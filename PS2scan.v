==> flow/design.v <==
module ps2scan(
	clk, rst_n,
	ps2_clk, ps2_data,
	ps2_byte, ps2_state
    );
	input clk;
	input rst_n;
	input ps2_clk;
	input ps2_data;
	output [7:0] ps2_byte;	 
	output ps2_state;
reg ps2_clk_r0,ps2_clk_r1,ps2_clk_r2;
wire neg_ps2_clk;
always @(posedge clk or negedge rst_n) begin
if (!rst_n)  begin
        ps2_clk_r0 <= 1'b0;
        ps2_clk_r1 <= 1'b0;
        ps2_clk_r2 <= 1'b0;
    end
    else begin
        ps2_clk_r0 <= ps2_clk;
        ps2_clk_r1 <= ps2_clk_r0;
        ps2_clk_r2 <= ps2_clk_r1;
    end    
end  
assign neg_ps2_clk = ps2_clk_r2 & (~ps2_clk_r1);
reg [7:0] ps2_byte_r;         
reg [7:0] temp_data;          
reg [3:0] num;
always @(posedge clk or negedge rst_n) begin
    if (!rst_n) begin
        num <= 4'd0;
        temp_data <= 8'd0;
    end
    else if (neg_ps2_clk) begin
        case (num)
            4'd0: begin
                num <= num + 1'b1;
            end
            4'd1: begin
                num <= num + 1'b1;
                temp_data[0] <= ps2_data;
            end
            4'd2: begin
                num <= num + 1'b1;
                temp_data[1] <= ps2_data;
            end
            4'd3: begin
                num <= num + 1'b1;
                temp_data[2] <= ps2_data;
            end
            4'd4: begin
                num <= num + 1'b1;
                temp_data[3] <= ps2_data;
            end
            4'd5: begin
                num <= num + 1'b1;
                temp_data[4] <= ps2_data;
            end
            4'd6: begin
                num <= num + 1'b1;
                temp_data[5] <= ps2_data;
            end
            4'd7: begin
                num <= num + 1'b1;
                temp_data[6] <= ps2_data;
            end
            4'd8: begin
                num <= num + 1'b1;
                temp_data[7] <= ps2_data;
            end
            4'd9: begin
                num <= num + 1'b1;
            end
            4'd10: begin
                num <= 4'b0;
            end
            default: num <= 4'd0;
        endcase
    end
end 
reg key_f0;                 
reg ps2_state_r;         
always @(posedge clk or negedge rst_n) begin
        if (!rst_n) begin
            key_f0 <= 1'b0;
            ps2_state_r <= 1'b0;
            ps2_byte_r <= 8'd0;
        end
        else if (num == 4'd10) begin     
	    if (temp_data == 8'hf0)  
	    begin 
                key_f0 <= 1'b1;
            end    
            else begin
                if (key_f0) begin     
                    ps2_state_r <= 1'b1;
                    ps2_byte_r <= temp_data;
                    key_f0 <= 1'b0;
                end
                else begin
                    ps2_state_r <= 1'b0;
                    key_f0 <= 1'b0;
                end
            end    
        end
        else    ps2_state_r <= 1'b0;
    end  
    reg [7:0] ps2_ascii = 8'h00;     
    always @(posedge clk) 
    begin
        case (ps2_byte_r)
            8'h16: ps2_ascii = 8'h31;     
            8'h1e: ps2_ascii = 8'h32;     
            8'h26: ps2_ascii = 8'h33;     
            8'h25: ps2_ascii = 8'h34;     
            8'h2e: ps2_ascii = 8'h35;     
            8'h36: ps2_ascii = 8'h36;     
            8'h3d: ps2_ascii = 8'h37;     
            8'h3e: ps2_ascii = 8'h38;     
            8'h46: ps2_ascii = 8'h39;     
            8'h45: ps2_ascii = 8'h30;     
	    8'h1c: ps2_ascii = 8'h61;     
            8'h32: ps2_ascii = 8'h62;     
            8'h21: ps2_ascii = 8'h63;     
            8'h23: ps2_ascii = 8'h64;     
	    8'h24: ps2_ascii = 8'h65;     
            default    ps2_ascii = 8'hfe;
        endcase    
    end
    assign ps2_byte = ps2_ascii;
    assign ps2_state = ps2_state_r;
endmodule
### From RTL to reports: ps2scan

What the tools print for ps2scan, step after step.
Line numbers count from 1 in the design file above.
Operators carry their Yosys type and port widths (W data, S select, Z words).
Library cell names are shortened.
The mark n/a stands for no value.

| design | value |
|---|---|
| top module | ps2scan |
| clock port | clk |
| standard-cell library | sky130hd |
| corner | tt_025C_1v80 |

### Elaborated design

Source: Yosys, flattened and elaborated, memories not mapped. Widths are those after wreduce. Registers that Yosys merges into a memory's read port (data or address) are not register bits. Print and check cells do not count. Equal cells are merged and count once.

| cells by class | value |
|---|---|
| muxes and demuxes | 6 |
| reduce/logical cells | 11 |
| shifts and indexed selects | 0 |
| multipliers | 0 |
| div/mod/pow operators | 0 |
| magnitude comparators | 0 |
| equal/unequal tests | 27 |
| $add $sub $neg | 1 |
| bitwise operators | 3 |

Operators with widths:

| operator | count |
|---|---|
| $pmux W8 S15 | 1 |
| $eq A8 B6 Y1 const B | 10 |
| $eq A8 B5 Y1 const B | 3 |
| $reduce_and A2 Y1 | 8 |
| $eq A4 B3 Y1 const B | 4 |
| $eq A8 B7 Y1 const B | 2 |
| $eq A4 B4 Y1 const B | 3 |
| $reduce_or A10 Y1 | 1 |
| $eq A4 B2 Y1 const B | 2 |
| $eq A8 B8 Y1 const B | 1 |
| $add A4 B1 Y4 const B | 1 |
| $eq A4 B1 Y1 const B | 1 |
| $logic_not A4 Y1 | 1 |
| $mux W4 | 1 |
| $mux W1 | 4 |
| $reduce_and A3 Y1 | 1 |
| $not A1 Y1 | 2 |
| $ne A2 B2 Y1 const B | 1 |
| $and A1 B1 Y1 | 1 |

| word-level totals | value |
|---|---|
| word width x clocked read ports | 0 |
| word-level cells | 64 |
| memory cells | 0 |
| bits of input ports | 4 |
| bits in latches | 0 |
| flip-flop bits (word level) | 33 |
| bits in writable memories | 0 |
| bits in read-only memories | 0 |

### Logic depth

Longest topological path by Yosys (ltp), each cell counted once; first at word level (registers and memories cut), then after technology mapping (sequential cells cut; the memories' decode and read muxes count).

| logic depth | value |
|---|---|
| depth after elaboration | 3 |
| ABC_AREA | 0 |
| depth in mapped cells | 7 |

### Mapped cells and area

The flow's flattened synthesis, as Yosys stat reports it; memories are mapped. The netlist is that of the ABC_AREA named above (0 if unset); the other value can give another one.

Cell types:

| cell | count |
|---|---|
| dfrtp_1 | 25 |
| dfxtp_1 | 8 |
| mux2_2 | 11 |
| mux2_4 | 7 |
| ha_1 | 4 |
| nand3_1 | 10 |
| nand2_1 | 12 |
| nor2_1 | 10 |
| nor2b_1 | 6 |
| a31oi_1 | 5 |
| nand2b_1 | 5 |
| mux2i_1 | 3 |
| buf_2 | 5 |
| nor3_1 | 5 |
| o21ai_0 | 5 |
| nand3b_4 | 1 |
| nor3b_4 | 1 |
| o22ai_1 | 3 |

Other cell types: 26; their cells: 36.

| synthesis totals | value |
|---|---|
| flip-flops | 33 |
| mapped area | 1725.4 um^2 |
| buffer cells | 9 |
| cell count | 162 |
| area of sequential cells | 785.8 um^2 |

### Timing after synthesis

Path of least setup slack by OpenSTA after synthesis, without wires, with an ideal clock, recovery checks aside; 20% of the period is set as input and as output delay. Where synthesis merged equal registers, the netlist keeps one of their names.

| timing after synthesis | value |
|---|---|
| kind | register to register |
| start | reg num[0] |
| end | reg ps2_byte_r[0] |
| period | 2.33 ns |
| driving pins on the path | 6 |
| slack | 0.583 ns |
| path delay | 1.747 ns |
| arrival time | 1.622 ns |
| synthesis period reached | 1.747 ns |

"path delay" is the arrival time less input delay plus setup time.
"driving pins on the path": output pins that drive a net of the path, with the launching flip-flop's if there is one; two outputs of one cell count as two.
"synthesis period reached" is the clock period less the worst setup slack; recovery checks do not enter. This is arithmetic on one report: input and output delays are still those of the set period (20% each).
The rows between start and end are the longest chain of elaborated cells between them; the timing report does not say that the signal goes this way. Where chains are equally long, one stands for them.
Each line given opens the expression or statement behind the cell; cells for indexed reads and writes are added by Yosys, which also makes memories of some case tables.
At most two assigning lines are given for a register; there are more.

| between the ends, after synthesis | value |
|---|---|
| cell sequence | dfrtp_1 inv_1 ha_1 nand3b_4 nor3b_4 mux2_4 |
| cells in the longest elaborated chain | 2 |
| elaborated cells between the ends (all ways) | 2 |
| those cells by class | 1 x eq/ne; 1 x reduce/logical |

RTL lines, path after synthesis:

| element | RTL line | text |
|---|---|---|
| from (decl) | 29 | `reg [3:0] num;` |
| from (assign) | 38 | `num <= num + 1'b1;` |
| from (assign) | 41 | `num <= num + 1'b1;` |
| $eq A4 B4 Y1 | 90 | `else if (num == 4'd10) begin` |
| $reduce_and A3 Y1 | n/a |  |
| to (assign) | 88 | `ps2_byte_r <= 8'd0;` |
| to (assign) | 98 | `ps2_byte_r <= temp_data;` |
| to (decl) | 27 | `reg [7:0] ps2_byte_r;` |

### Path in the finished layout

Path of least setup slack in the final report of run 1 (OpenROAD, finished layout, wires in). Where an end is a register, its clock arrival counts in the times.

| timing post-layout | value |
|---|---|
| kind | register to register |
| start | reg num[0] |
| end | reg ps2_byte_r[0] |
| period | 3.52 ns |
| slack | 1.59 ns |
| driving pins on the path | 6 |
| arrival time | 2.10 ns |

The rows between start and end are the longest chain of elaborated cells between them; the timing report does not say that the signal goes this way. Where chains are equally long, one stands for them.
At most two assigning lines are given for a register; there are more.

| between the ends, post-layout | value |
|---|---|
| cell sequence | dfrtp_1 inv_1 ha_1 nand3b_4 nor3b_4 mux2_4 |
| cells in the longest elaborated chain | 2 |
| elaborated cells between the ends (all ways) | 2 |
| those cells by class | 1 x eq/ne; 1 x reduce/logical |

RTL lines, path post-layout:

| element | RTL line | text |
|---|---|---|
| from (decl) | 29 | `reg [3:0] num;` |
| from (assign) | 38 | `num <= num + 1'b1;` |
| from (assign) | 41 | `num <= num + 1'b1;` |
| $eq A4 B4 Y1 | 90 | `else if (num == 4'd10) begin` |
| $reduce_and A3 Y1 | n/a |  |
| to (assign) | 88 | `ps2_byte_r <= 8'd0;` |
| to (assign) | 98 | `ps2_byte_r <= temp_data;` |
| to (decl) | 27 | `reg [7:0] ps2_byte_r;` |

Record of 2 stored runs of the RTL-to-layout flow on ps2scan, platform sky130hd. The runs are unordered. Constraints: input delay and output delay 20% of the set period each, output load 0.01 pF.
By "achieved period" is meant the clock period of the run minus its worst setup slack. This is arithmetic on one report: input and output delays are still those of the set period (20% each).
"critical path time": the worst setup path's part of the clock period (all of it between registers, 20% less for each end at a port) less its slack. A launch clock that arrives late makes it longer, a capture clock that arrives late makes it shorter.
By "total power after layout" is meant OpenSTA's value without simulated activity: inputs other than the clock are taken to toggle once in ten clock periods, and the tool carries that through the logic.
Settings: -- = not set for that run.

| stored run | period_ns | CORE_UTILIZATION | CELL_PAD_IN_SITES_GLOBAL_PLACEMENT | ABC_AREA | GPL_TIMING_DRIVEN | CTS_CLUSTER_SIZE | CAP_MARGIN | CORE_MARGIN | SLEW_MARGIN | SETUP_SLACK_MARGIN | PLACE_DENSITY_LB_ADDON | MAX_ROUTING_LAYER | total power after layout (uW) | worst hold slack in the final report (ns) | critical path time (ns) | type of the worst setup path | die outline area (um^2) | utilization after routing | post-synthesis cell area (um^2) | achieved period (ns) | setup slack of the worst path (ns) | area of the standard cells in the finished layout (um^2) | final setup TNS (ns) |
|---|---|---|---|---|---|---|---|---|---|---|---|---|---|---|---|---|---|---|---|---|---|---|---|
| run 1 | 3.52 | 37 | 2 | 0 | 0 | 26 | 20 | 2 | 20 | -- | -- | -- | 1070 | 0.360 | 1.93 | register to register | 5225.8 | 0.458 | 1725.4 | 1.933 | 1.587 | 2021.9 | 0.000 |
| run 2 | 3.04 | 31 | -- | -- | -- | -- | 35 | 2 | 15 | 0.83 | 0.28 | met4 | 1128 | 0.356 | 1.89 | register to register | 6178.8 | 0.363 | 1725.4 | 1.892 | 1.148 | 1975.6 | 0.000 |
