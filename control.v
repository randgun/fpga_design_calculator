==> flow/design.v <==
module in_ctrl(
input CLK_1K,
input RST,
input [3:0] key_value,
input flag,
input [11:0] num_result,
output [11:0] reg1,
output [11:0] reg2,
output [3:0] opcodedd,
output [11:0] num_out
);
localparam IDLE = 4'b0000;
localparam S0 = 4'b0001;
localparam S1 = 4'b0010;
localparam S2 = 4'b0100;
reg [11:0]num_reg1;
reg [11:0]num_reg2;
assign reg1 = num_reg1;
assign reg2 = num_reg2;
reg [3:0] state_now, next;
reg [3:0] opcode_reg;
reg [3:0] opcode;
reg done;
reg [1:0] flag_in_r;
wire flag_in_pos;
reg flag_1;
assign num_out = reg2 ? reg2 : reg1;
assign opcodedd = opcode;
always@(posedge CLK_1K or negedge RST)
begin
if(~RST)
  state_now <= S0;
else
  state_now <= next;
end
always@(posedge CLK_1K or negedge RST)
begin
  if(~RST)
    begin
      num_reg1 <= 0;
      num_reg2 <= 0;
      opcode_reg <= 0;
      opcode <= 0;
      next <= 4'b0001;
      done<= 0;
    end
  else if(flag_1&!done)
    begin
    case(state_now)
    S0:if((key_value >= 4'h0)&&(key_value <= 4'h9))
          num_reg1 <= {num_reg1[7:0],key_value};
      else if(key_value>=4'ha && key_value <= 4'hd)
        begin
          next<=S1;
          opcode_reg <= key_value;
        end
    S1:if(key_value >= 4'ha && key_value<= 4'hd)
         opcode_reg <= key_value;
       else if(key_value >= 4'h0 && key_value <= 4'h9)
         begin
          num_reg2 <= {num_reg2[7:0],key_value[3:0]};
          opcode<=opcode_reg;
         end
       else if(key_value == 4'he)
         begin
           next <= S2;       
         end
     S2:if(key_value>=4'h0 && key_value<=4'h9)
        begin 
          num_reg2 <= 0;
          opcode_reg <=0;
          num_reg1 <= key_value;
          next <= S0;
        end
        else if((key_value >= 4'ha) && (key_value <= 4'hd))
          begin
            num_reg1 <= num_result;
            num_reg2 <= 0;
            opcode_reg <= key_value;
            next <= S1;
          end
     endcase
     done = 1;
   end
   else if(flag_in_pos)
     done = 0;
end
always@(posedge CLK_1K or negedge RST)
begin
  if(!RST)
    flag_in_r <= 2'b0;
  else
    flag_in_r <= {flag_in_r[0], flag};
end
assign flag_in_pos = ~flag_in_r[1] & flag_in_r[0];
always@(posedge CLK_1K or negedge RST)
begin
  if(!RST)
    flag_1 <= 0;
  else if (flag_in_pos)
  begin
    flag_1 <= 1'b1;
  end
  else if(done)
    flag_1 = 0;
  else 
    flag_1 <= flag_1;
end
endmodule
Step by step through the tools: in_ctrl. What the tools print for in_ctrl, step after step. Lines are those of the file above, counted from 1. Not given: -

Top: in_ctrl. Clock port: CLK_1K. Cell library: sky130hd. Timing corner: tt_025C_1v80.

After elaboration. Yosys after proc, flatten, opt, wreduce and memory -nomap, before mapping. Memory bits, and registers merged into a memory's read port (data or address), are not among the register bits. Print and check cells are not counted. Equal cells are merged and count once.

The figure for input bits is 19. For word-level cells the number is 67. The figure for bits in registers is 44. Under output and inout bits stands 40.

For equality and inequality tests the number is 11. Under multiplexer cells stands 25. Under reduce/logical cells stands 14. The entry for order comparisons reads 4. The entry for bitwise operators reads 4.

Operators by type and width (count): 12-bit two-way mux (8); 12-bit parallel mux with 2-bit select (2); 4-bit two-way mux (9); 4-bit parallel mux with 3-bit select (2); 12-bit nonzero test (1); 2-bit != test with constant B (6); 2-bit nonzero test (4); 4-bit <= comparator with constant B (2); 4-bit AND reduction (2); 6-bit AND reduction (1); 5-bit AND reduction (1); 4-bit by 1-bit >= comparator with 1-bit output with constant B (1); 4-bit by 1-bit == test with 1-bit output with constant B (1); 4-bit by 2-bit == test with 1-bit output with constant B (1); 4-bit by 3-bit == test with 1-bit output with constant B (1); 4-bit >= comparator with constant B (1); 4-bit == test with constant B (1); 1-bit two-way mux (4); 3-bit != test with constant B (1); 3-bit AND reduction (1); 3-bit nonzero test (1); 1-bit AND (2); 1-bit logical AND (2); 1-bit NOT (2); 1-bit logical NOT (1).

Longest topological paths. Depth = most cells in a row (Yosys ltp): at word level without a register or memory, in the mapped netlist without a sequential cell, where the memories' decode and read muxes count.

Under word-level depth stands 5. ABC_AREA: 0. The figure for depth in mapped cells is 7.

After synthesis. The flow's flattened synthesis, as Yosys stat reports it; memories are mapped. The netlist is that of the ABC_AREA named above (0 if unset); the other value can give another one.

The entry for mapped flip-flops reads 44. The entry for mapped area reads 2304.7 sq um. Under sequential part of the area stands 1103.6 sq um. Cell count: 194.

Cells by type (count): sky130_fd_sc_hd__dfrtp_1 (42); sky130_fd_sc_hd__mux2_2 (13); sky130_fd_sc_hd__mux2_4 (9); sky130_fd_sc_hd__a21o_1 (12); sky130_fd_sc_hd__mux2i_1 (9); sky130_fd_sc_hd__buf_6 (6); sky130_fd_sc_hd__nand2_1 (17); sky130_fd_sc_hd__dfstp_2 (2); sky130_fd_sc_hd__a22o_2 (4); sky130_fd_sc_hd__inv_1 (10); sky130_fd_sc_hd__nor2_1 (10); sky130_fd_sc_hd__a21oi_1 (6); sky130_fd_sc_hd__nand3_1 (6); sky130_fd_sc_hd__a2111oi_4 (1); sky130_fd_sc_hd__or4b_4 (2); sky130_fd_sc_hd__a22o_1 (3); sky130_fd_sc_hd__nor4b_4 (1); sky130_fd_sc_hd__o31ai_1 (3).

Not listed: further types 30, cells in them 38.

Path before layout. Source: OpenSTA report_checks on the synthesized netlist (no wires, ideal clock, input and output delay 20% of the period each), path of least setup slack; recovery checks are left aside. Register names are those of the netlist, which keeps one name where synthesis merged equal registers.

Path type: register to register. Start point: reg state_now[0]. End point: reg num_reg1[1]. The entry for launch time at the first pin reads 0.000 ns. Delay of the path: 2.136 ns. The entry for arrival reads 2.011 ns. The figure for setup slack is 0.404 ns. Under stages stands 8. The figure for clock period is 2.54 ns. For synthesis period reached the number is 2.136 ns.

"delay of the path" is the arrival time less input delay plus setup time. "stages" counts driving pins, that of a launching flip-flop among them; a cell with two outputs on the path counts twice. "synthesis period reached" = period - worst setup slack (recovery checks aside). The figure is calculated, with input and output delays left at 20% of the set period. The rows between start and end are the longest chain of elaborated cells between them; the timing report does not say that the signal goes this way. Where chains are equally long, one stands for them. A line is the first line of the expression or statement that the cell stems from. Yosys adds cells for indexed reads and writes and turns some case tables into memories. A register here has more assigning lines than the two given.

Cells stage by stage: sky130_fd_sc_hd__dfstp_2 -> sky130_fd_sc_hd__buf_6 -> sky130_fd_sc_hd__or4b_4 -> sky130_fd_sc_hd__buf_6 -> sky130_fd_sc_hd__nor2_2 -> sky130_fd_sc_hd__buf_4 -> sky130_fd_sc_hd__mux2_2 -> sky130_fd_sc_hd__mux2_4. For length of the longest elaborated chain the number is 3. Under elaborated cells on any way between the ends stands 7. Under RTL lines with such cells stands 1. Classes of those cells: eq/ne (4); mux (1); reduce/logical (2).

Ends and longest elaborated chain, post-synthesis: start, declared (RTL line 20) `reg [3:0] state_now, next;`; start, assigned (RTL line 32) `state_now <= S0;`; start, assigned (RTL line 34) `state_now <= next;`; 4-bit by 3-bit == test with 1-bit output (RTL line 49) `case(state_now)`; 2-bit nonzero test; 4-bit AND reduction; end, assigned (RTL line 51) `num_reg1 <= {num_reg1[7:0],key_value};`; end, assigned (RTL line 72) `num_reg1 <= key_value;`; end, declared (RTL line 16) `reg [11:0]num_reg1;`.

Worst path after layout. Path of least setup slack in the final report of entry A (OpenROAD, finished layout, wires in). Where an end is a register, its clock arrival counts in the times.

Path type: register to output. Start point: reg num_reg2[9]. End point: out num_out[4]. For output delay the number is 0.50 ns. Under stages stands 8. The entry for arrival reads 2.13 ns. The entry for launch time at the first pin reads 0.36 ns. The figure for setup slack is -0.14 ns. The figure for clock period is 2.49 ns.

The rows between start and end are the longest chain of elaborated cells between them; the timing report does not say that the signal goes this way. Where chains are equally long, one stands for them. A register here has more assigning lines than the two given.

Cells stage by stage: sky130_fd_sc_hd__dfrtp_1 -> sky130_fd_sc_hd__nor3_1 -> sky130_fd_sc_hd__nand3_1 -> sky130_fd_sc_hd__nor2_2 -> sky130_fd_sc_hd__buf_4 -> sky130_fd_sc_hd__buf_4 -> sky130_fd_sc_hd__a21o_1 -> sky130_fd_sc_hd__clkbuf_2. For length of the longest elaborated chain the number is 2. Under elaborated cells on any way between the ends stands 2. Under RTL lines with such cells stands 1. Classes of those cells: mux (1); reduce/logical (1).

Ends and longest elaborated chain, after layout: start, declared (RTL line 17) `reg [11:0]num_reg2;`; start, assigned (RTL line 41) `num_reg2 <= 0;`; start, assigned (RTL line 61) `num_reg2 <= {num_reg2[7:0],key_value[3:0]};`; 12-bit nonzero test (RTL line 27) `assign num_out = reg2 ? reg2 : reg1;`; 12-bit two-way mux (RTL line 27); end, declared (RTL line 10) `output [11:0] num_out`.

Settings and measured results of 2 stored flow runs for module in_ctrl (sky130hd), not sorted in any way. The constraints put input and output delay at 20% of the set period each and load the outputs with 0.01 pF. By "achieved period" is meant the clock period of the run minus its worst setup slack. This is arithmetic on one report: input and output delays are still those of the set period (20% each). By "time of the worst setup path" is meant the share of the clock period that the worst setup path is allowed (20% is reserved at inputs, 20% at outputs), minus its slack. Clock arrival times at its registers enter into it. "power consumption" is the tool's figure for a default switching activity; nothing was simulated.

Files of entry A:
==> flow/run.sh <==
#!/bin/bash
# the make line also repeats the synthesis and layout settings of config.mk as NAME=value (left out here)
make -C /OpenROAD-flow-scripts/flow DESIGN_CONFIG=/design/flow/config.mk WORK_HOME=/design/flow/orfs CLKGATE_MAP_FILE= finish
==> flow/config.mk <==
export PLATFORM = sky130hd
export DESIGN_NAME = in_ctrl
export DESIGN_NICKNAME = in_ctrl
export VERILOG_FILES = /design/flow/design.v
export SDC_FILE = /design/flow/constraint.sdc
export NUM_CORES = 4
export LEC_CHECK = 0
export CAP_MARGIN = 20
export CORE_MARGIN = 2
export CORE_UTILIZATION = 66
export SLEW_MARGIN = 20
==> flow/constraint.sdc <==
create_clock -name core_clock -period 2.49 [get_ports {CLK_1K}]
set_input_delay 0.4980 -clock core_clock [delete_from_list [all_inputs] [get_ports {CLK_1K}]]
set_output_delay 0.4980 -clock core_clock [all_outputs]
set_load 0.01 [all_outputs]

Results of entry A. The mapped cell area after synthesis is 2,304.7 sq um. For the die size the run shows 3,981.0 sq um. The standard-cell area after layout is 3,081.7 sq um. The utilization after layout reads 0.924. The worst setup slack after layout comes to -0.135 ns. The final setup TNS stands at -1.030 ns. The power consumption comes to 1.309 mW. The measured achieved period is 2.625 ns. For the time of the worst setup path the run shows 2.13 ns. Worst setup path type: register to output.

Files of entry B:
==> flow/run.sh <==
#!/bin/bash
# the make line also repeats the synthesis and layout settings of config.mk as NAME=value (left out here)
make -C /OpenROAD-flow-scripts/flow DESIGN_CONFIG=/design/flow/config.mk WORK_HOME=/design/flow/orfs CLKGATE_MAP_FILE= finish
==> flow/config.mk <==
export PLATFORM = sky130hd
export DESIGN_NAME = in_ctrl
export DESIGN_NICKNAME = in_ctrl
export VERILOG_FILES = /design/flow/design.v
export SDC_FILE = /design/flow/constraint.sdc
export NUM_CORES = 4
export LEC_CHECK = 0
export CAP_MARGIN = 0
export CORE_MARGIN = 3
export CORE_UTILIZATION = 31
export CTS_CLUSTER_DIAMETER = 342
export GPL_ROUTABILITY_DRIVEN = 0
export MIN_ROUTING_LAYER = met1
export PLACE_DENSITY = 0.7
export SETUP_SLACK_MARGIN = -0.3
export SLEW_MARGIN = 20
==> flow/constraint.sdc <==
create_clock -name core_clock -period 3.58 [get_ports {CLK_1K}]
set_input_delay 0.7160 -clock core_clock [delete_from_list [all_inputs] [get_ports {CLK_1K}]]
set_output_delay 0.7160 -clock core_clock [all_outputs]
set_load 0.01 [all_outputs]

Results of entry B. The mapped cell area after synthesis is 2,304.7 sq um. For the die size the run shows 8,505.5 sq um. The standard-cell area after layout is 3,014.1 sq um. The utilization after layout reads 0.432. The worst setup slack after layout comes to 0.656 ns. The final setup TNS stands at 0.000 ns. The power consumption comes to 0.9889 mW. The measured achieved period is 2.924 ns. For the time of the worst setup path the run shows 2.21 ns. Worst setup path type: register to output.
