==> flow/design.v <==
module calculate(
  input [11:0]num_reg1,
  input [11:0]num_reg2,
  input[3:0]sym,
  input eval_flag,
  input rst,
  input clk,
  output [7:0 ]result
);
reg flag;
reg [7:0] sum1;
reg [7:0] sum2;
reg [7:0] binary;
reg [1:0]b;
assign result = binary;
always @(posedge clk or negedge rst )
begin
  if(!rst)
    b <= 2'b00;
  else 
b <= {b[0],eval_flag};
end
always @(posedge clk )
begin
    if(eval_flag == 1)
    case (sym) 
           4'ha: binary <= (num_reg1[11:8]*100+num_reg1[7:4]*10+num_reg1[3:0]) + (num_reg2[11:8]*100+num_reg2[7:4]*10+num_reg2[3:0]);
           4'hb: binary <= (num_reg1[11:8]*100+num_reg1[7:4]*10+num_reg1[3:0]) - (num_reg2[11:8]*100+num_reg2[7:4]*10+num_reg2[3:0]);
           4'hc: binary <= (num_reg1[11:8]*100+num_reg1[7:4]*10+num_reg1[3:0]) * (num_reg2[11:8]*100+num_reg2[7:4]*10+num_reg2[3:0]);
           4'hd: binary <= (num_reg1[11:8]*100+num_reg1[7:4]*10+num_reg1[3:0]) / (num_reg2[11:8]*100+num_reg2[7:4]*10+num_reg2[3:0]);
     default: binary <= binary;
endcase
end
endmodule
Step by step through the tools: calculate
What the tools print for calculate, step after step.
Lines are those of the file above, counted from 1.
Cell names lack the library's common part.
{ "inputs": {"top_module": "calculate", "clock_port": "clk", "cell_library": "sky130hd", "lib_corner": "tt_025C_1v80"} }

Elaborated design
Source: Yosys, flattened and elaborated, memories not mapped. Widths are those after wreduce. Registers that Yosys merges into a memory's read port (data or address) are not register bits. Print and check cells do not count. Equal cells are merged and count once.
{ "word_totals": {"ff_bits": 8, "latchBits": 0, "ramBits": 0, "rom_bits": 0, "clocked_rd_ports_x_width": 0, "mem_count": 0, "inputBits": 31, "output_inout_bits": 8, "elab_cells": 20} }
{ "op_classes": {"add_sub_neg": 6, "n_mul": 5, "div_mod_pow": 1, "compare": 0, "n_eq": 4, "n_shift": 0, "muxes": 1, "bitwise": 0, "reduce_logical": 2} }
{ "op_table": {"columns": ["operator", "count"], "rows": [
  ["32-bit by 32-bit divider with 32-bit output", 1],
  ["13-bit by 32-bit multiplier with 8-bit output", 1],
  ["4-bit by 5-bit multiplier with 9-bit output with constant B", 2],
  ["4-bit by 3-bit multiplier with 7-bit output with constant B", 2],
  ["32-bit adder", 1],
  ["32-bit by 4-bit adder with 32-bit output", 1],
  ["8-bit parallel mux with 4-bit select", 1],
  ["4-bit equality test with constant B", 4],
  ["12-bit by 4-bit adder with 13-bit output", 1],
  ["11-bit by 8-bit adder with 12-bit output", 1],
  ["8-bit adder", 1],
  ["8-bit subtractor", 1],
  ["4-bit nonzero test", 1],
  ["2-bit AND reduction", 1]
]} }

Longest topological paths
Yosys ltp: most cells in a row. Word level: on the elaborated netlist, between registers, memories and ports. Mapped: between sequential cells and ports; inverters and the memories' decode and read muxes count.
{ "depth": {"ltp_word": 5, "abc_area": 0, "depth_mapped": 492, "mapped_depth_nobuf": 459} }

Mapped cells and area
Yosys stat after the flow's synthesis: flattened, memories mapped to cells. It holds for the ABC_AREA given above (unset counts as 0); a run with the other value may have another netlist.
Totals and module areas in this step are rounded.
{ "by_type": {"columns": ["type", "count", "type_area_um2"], "rows": [
  ["ha_1", 396, 4.95E+03],
  ["o21a_1", 208, 1.56E+03],
  ["nor2_1", 368, 1.38E+03],
  ["a21oi_1", 241, 1.21E+03],
  ["nor3_1", 230, 1.15E+03],
  ["nand2_1", 302, 1.13E+03],
  ["xnor2_1", 123, 1.08E+03],
  ["o21ai_0", 135, 675.648],
  ["mux2_2", 57, 641.866],
  ["o31ai_1", 84, 630.605],
  ["a21o_1", 82, 615.59],
  ["xor2_1", 64, 560.538],
  ["fa_1", 23, 460.442],
  ["nand3_1", 89, 445.427],
  ["inv_1", 107, 401.635],
  ["or2_2", 63, 394.128],
  ["and3_1", 48, 300.288],
  ["nand2b_1", 47, 294.032]
]} }
Not listed: further types 102, cells in them 776.
{ "synth_totals": {"mapped_cells": 3443, "area_mm2": 0.0241, "seq_area_mm2": 0.00024, "ffs": 8, "buf_cells": 77} }

Worst setup path after synthesis
OpenSTA on the mapped netlist: ideal clock, no wires. The path of least setup slack (recovery checks aside). Input and output delay are each 20% of the period. Register names are those of the netlist, which keeps one name where synthesis merged equal registers.
{ "synth_path": {"path_type": "input -> register", "start": "in num_reg2[5]", "end": "reg binary[0]", "clock_period_ps": 125000, "in_delay_ps": 25000, "setup_time_ps": 254, "t_first_pin_ps": 25000, "arrival_ps": 117439, "required_time_ps": 124746, "slack_ps": 7307, "path_delay_ps": 92693, "stages": 470, "path_buffers": 39, "period_less_setup_slack_ps": 117693} }
"path_delay_ps" = arrival - input delay + setup time.
"stages": output pins that drive a net of the path, with the launching flip-flop's if there is one; two outputs of one cell count as two.
"period_less_setup_slack_ps" is the clock period less the worst setup slack; recovery checks do not enter. This is arithmetic on one report: input and output delays are still those of the set period (20% each).
Between the ends stands the longest chain of elaborated cells between them, by number of cells; it is not shown to be the way that was timed. Of several equally long chains one is given.
A line is the first line of the expression or statement that the cell stems from. Yosys adds cells for indexed reads and writes and turns some case tables into memories.
A register here has more assigning lines than the two given.
{ "synth_via": {"cell_sequence": "ha_1 > ha_1 > fa_1 > xor2_1 > ha_1 > ha_1 > buf_2 > nor3b_1 > a311o_1 > or3_1 > buf_2 > or4_4 > nand2b_1 > clkbuf_1 > nor3_1 > ha_1 > o21a_1 > or2_2 > (+434 left out) > a21o_1 > a21oi_1 > nor2b_1 > o21ai_0 > nand2b_1 > a21oi_1 > nor2b_1 > o21ai_0 > nand2b_1 > a21oi_1 > nor2b_1 > o21ai_0 > nand2_1 > a2111oi_0 > o2111ai_1 > nor4_1 > o2111ai_1 > o21a_1", "elab_chain_cells": 5, "cells_between": 5, "cone_classes": "add/sub: 2; mul: 1; div: 1; mux: 1"} }
{ "synth_rtl": {"columns": ["element", "line_no", "source"], "rows": [
  ["from (decl)", 3, "input [11:0]num_reg2,"],
  ["4-bit by 3-bit multiplier with 7-bit output", 30, "4'hd: binary <= (num_reg1[11:8]*100+num_reg1[7:4]*10+num_reg1[3:0]) / (num_reg2[11:8]*100+num_reg2[7:4]*10+num ..."],
  ["32-bit adder", 30, null],
  ["32-bit by 4-bit adder with 32-bit output", 30, null],
  ["32-bit by 32-bit divider with 32-bit output", 30, null],
  ["8-bit parallel mux with 4-bit select", 26, "case (sym)"],
  ["to (assign)", 27, "4'ha: binary <= (num_reg1[11:8]*100+num_reg1[7:4]*10+num_reg1[3:0]) + (num_reg2[11:8]*100+num_reg2[7:4]*10+num ..."],
  ["to (assign)", 28, "4'hb: binary <= (num_reg1[11:8]*100+num_reg1[7:4]*10+num_reg1[3:0]) - (num_reg2[11:8]*100+num_reg2[7:4]*10+num ..."],
  ["to (decl)", 13, "reg [7:0] binary;"]
]} }

Worst path after layout
From the final timing report of record 1: the path of least setup slack in the routed layout; clock arrival at registers is part of the times.
The path's times are printed in steps of 10 ps; the period is the one set.
{ "layout_path": {"path_type": "input -> register", "start": "in num_reg1[6]", "end": "reg binary[0]", "clock_period_ps": 71700, "in_delay_ps": 14340, "setup_time_ps": 270, "t_first_pin_ps": 14340, "arrival_ps": 99370, "required_time_ps": 71670, "slack_ps": -27710, "stages": 472, "path_buffers": 54} }
Between the ends stands the longest chain of elaborated cells between them, by number of cells; it is not shown to be the way that was timed. Of several equally long chains one is given.
A register here has more assigning lines than the two given.
{ "layout_via": {"cell_sequence": "buf_8 > ha_4 > inv_2 > fa_1 > inv_2 > fa_2 > or4_4 > or4_4 > nor3_4 > a31oi_4 > nor3_4 > ha_4 > o21a_1 > or2_4 > o31ai_4 > ha_1 > or2_4 > o311a_4 > (+436 left out) > a21o_1 > a21oi_2 > nor2b_1 > o21ai_1 > nand2b_1 > a21oi_2 > nor2b_1 > o21ai_1 > nand2b_1 > a21oi_2 > nor2b_1 > o21ai_1 > nand2_2 > a2111oi_4 > o2111ai_2 > nor4_2 > o2111ai_1 > o21a_2", "elab_chain_cells": 5, "cells_between": 5, "cone_classes": "add/sub: 2; mul: 1; div: 1; mux: 1"} }
{ "layout_rtl": {"columns": ["element", "line_no", "source"], "rows": [
  ["from (decl)", 2, "input [11:0]num_reg1,"],
  ["4-bit by 3-bit multiplier with 7-bit output", 30, "4'hd: binary <= (num_reg1[11:8]*100+num_reg1[7:4]*10+num_reg1[3:0]) / (num_reg2[11:8]*100+num_reg2[7:4]*10+num ..."],
  ["11-bit by 8-bit adder with 12-bit output", 30, null],
  ["12-bit by 4-bit adder with 13-bit output", 30, null],
  ["32-bit by 32-bit divider with 32-bit output", 30, null],
  ["8-bit parallel mux with 4-bit select", 26, "case (sym)"],
  ["to (assign)", 27, "4'ha: binary <= (num_reg1[11:8]*100+num_reg1[7:4]*10+num_reg1[3:0]) + (num_reg2[11:8]*100+num_reg2[7:4]*10+num ..."],
  ["to (assign)", 28, "4'hb: binary <= (num_reg1[11:8]*100+num_reg1[7:4]*10+num_reg1[3:0]) - (num_reg2[11:8]*100+num_reg2[7:4]*10+num ..."],
  ["to (decl)", 13, "reg [7:0] binary;"]
]} }

Subject: flow runs of calculate

Hi,

Record of 2 stored runs of the RTL-to-layout flow on calculate, platform sky130hd. The runs are unordered. Constraints: input delay and output delay 20% of the set period each, output load 0.01 pF.
"period_reached_ps" = clock period - worst setup slack. The figure is calculated, with input and output delays left at 20% of the set period.
"critical_path_time_ps" is the time allowed to the run's worst setup path (the clock period less input and output delay, where it has them) less its slack. Clock arrival times count: a late capture clock shortens it, a late launch clock lengthens it.
"critical_path_time_ps" is known to 10 ps.
Values from the reports are rounded here.

Record 1
==> flow/run.sh <==
#!/bin/bash
# the make line also repeats the synthesis and layout settings of config.mk as NAME=value (left out here)
make -C /OpenROAD-flow-scripts/flow DESIGN_CONFIG=/design/flow/config.mk WORK_HOME=/design/flow/orfs CLKGATE_MAP_FILE= finish
==> flow/config.mk <==
export PLATFORM = sky130hd
export DESIGN_NAME = calculate
export DESIGN_NICKNAME = calculate
export VERILOG_FILES = /design/flow/design.v
export SDC_FILE = /design/flow/constraint.sdc
export NUM_CORES = 4
export LEC_CHECK = 0
export CAP_MARGIN = 10
export CELL_PAD_IN_SITES_GLOBAL_PLACEMENT = 0
export CORE_MARGIN = 2
export CORE_UTILIZATION = 20
export CTS_CLUSTER_DIAMETER = 32
export GPL_TIMING_DRIVEN = 0
export MAX_ROUTING_LAYER = met4
export MIN_ROUTING_LAYER = met1
export PLACE_DENSITY_LB_ADDON = 0.15
export SLEW_MARGIN = 20
==> flow/constraint.sdc <==
create_clock -name core_clock -period 71.7 [get_ports {clk}]
set_input_delay 14.3400 -clock core_clock [delete_from_list [all_inputs] [get_ports {clk}]]
set_output_delay 14.3400 -clock core_clock [all_outputs]
set_load 0.01 [all_outputs]

==> results of record 1, as JSON <==
{
  "hold_worst_slack_ps": 15000,
  "setupTns_ps": -128000,
  "yosys_chip_area_mm2": 0.0241,
  "layout_utilization_pct": 29.8,
  "period_reached_ps": 99409,
  "setup_worst_slack_ps": -27700,
  "die_mm2": 0.123,
  "finish.stdcell_area_mm2": 0.0357,
  "critical_path_time_ps": 85070,
  "worst_path_kind": "input -> register"
}

Record 2
==> flow/run.sh <==
#!/bin/bash
# the make line also repeats the synthesis and layout settings of config.mk as NAME=value (left out here)
make -C /OpenROAD-flow-scripts/flow DESIGN_CONFIG=/design/flow/config.mk WORK_HOME=/design/flow/orfs CLKGATE_MAP_FILE= finish
==> flow/config.mk <==
export PLATFORM = sky130hd
export DESIGN_NAME = calculate
export DESIGN_NICKNAME = calculate
export VERILOG_FILES = /design/flow/design.v
export SDC_FILE = /design/flow/constraint.sdc
export NUM_CORES = 4
export LEC_CHECK = 0
export CAP_MARGIN = 20
export CORE_MARGIN = 2
export CORE_UTILIZATION = 49
export SLEW_MARGIN = 20
==> flow/constraint.sdc <==
create_clock -name core_clock -period 122.0 [get_ports {clk}]
set_input_delay 24.4000 -clock core_clock [delete_from_list [all_inputs] [get_ports {clk}]]
set_output_delay 24.4000 -clock core_clock [all_outputs]
set_load 0.01 [all_outputs]

==> results of record 2, as JSON <==
{
  "hold_worst_slack_ps": 25100,
  "setupTns_ps": 0,
  "yosys_chip_area_mm2": 0.0241,
  "layout_utilization_pct": 56.8,
  "period_reached_ps": 115316,
  "setup_worst_slack_ps": 6680,
  "die_mm2": 0.0509,
  "finish.stdcell_area_mm2": 0.0277,
  "critical_path_time_ps": 90920,
  "worst_path_kind": "input -> register"
}

Regards
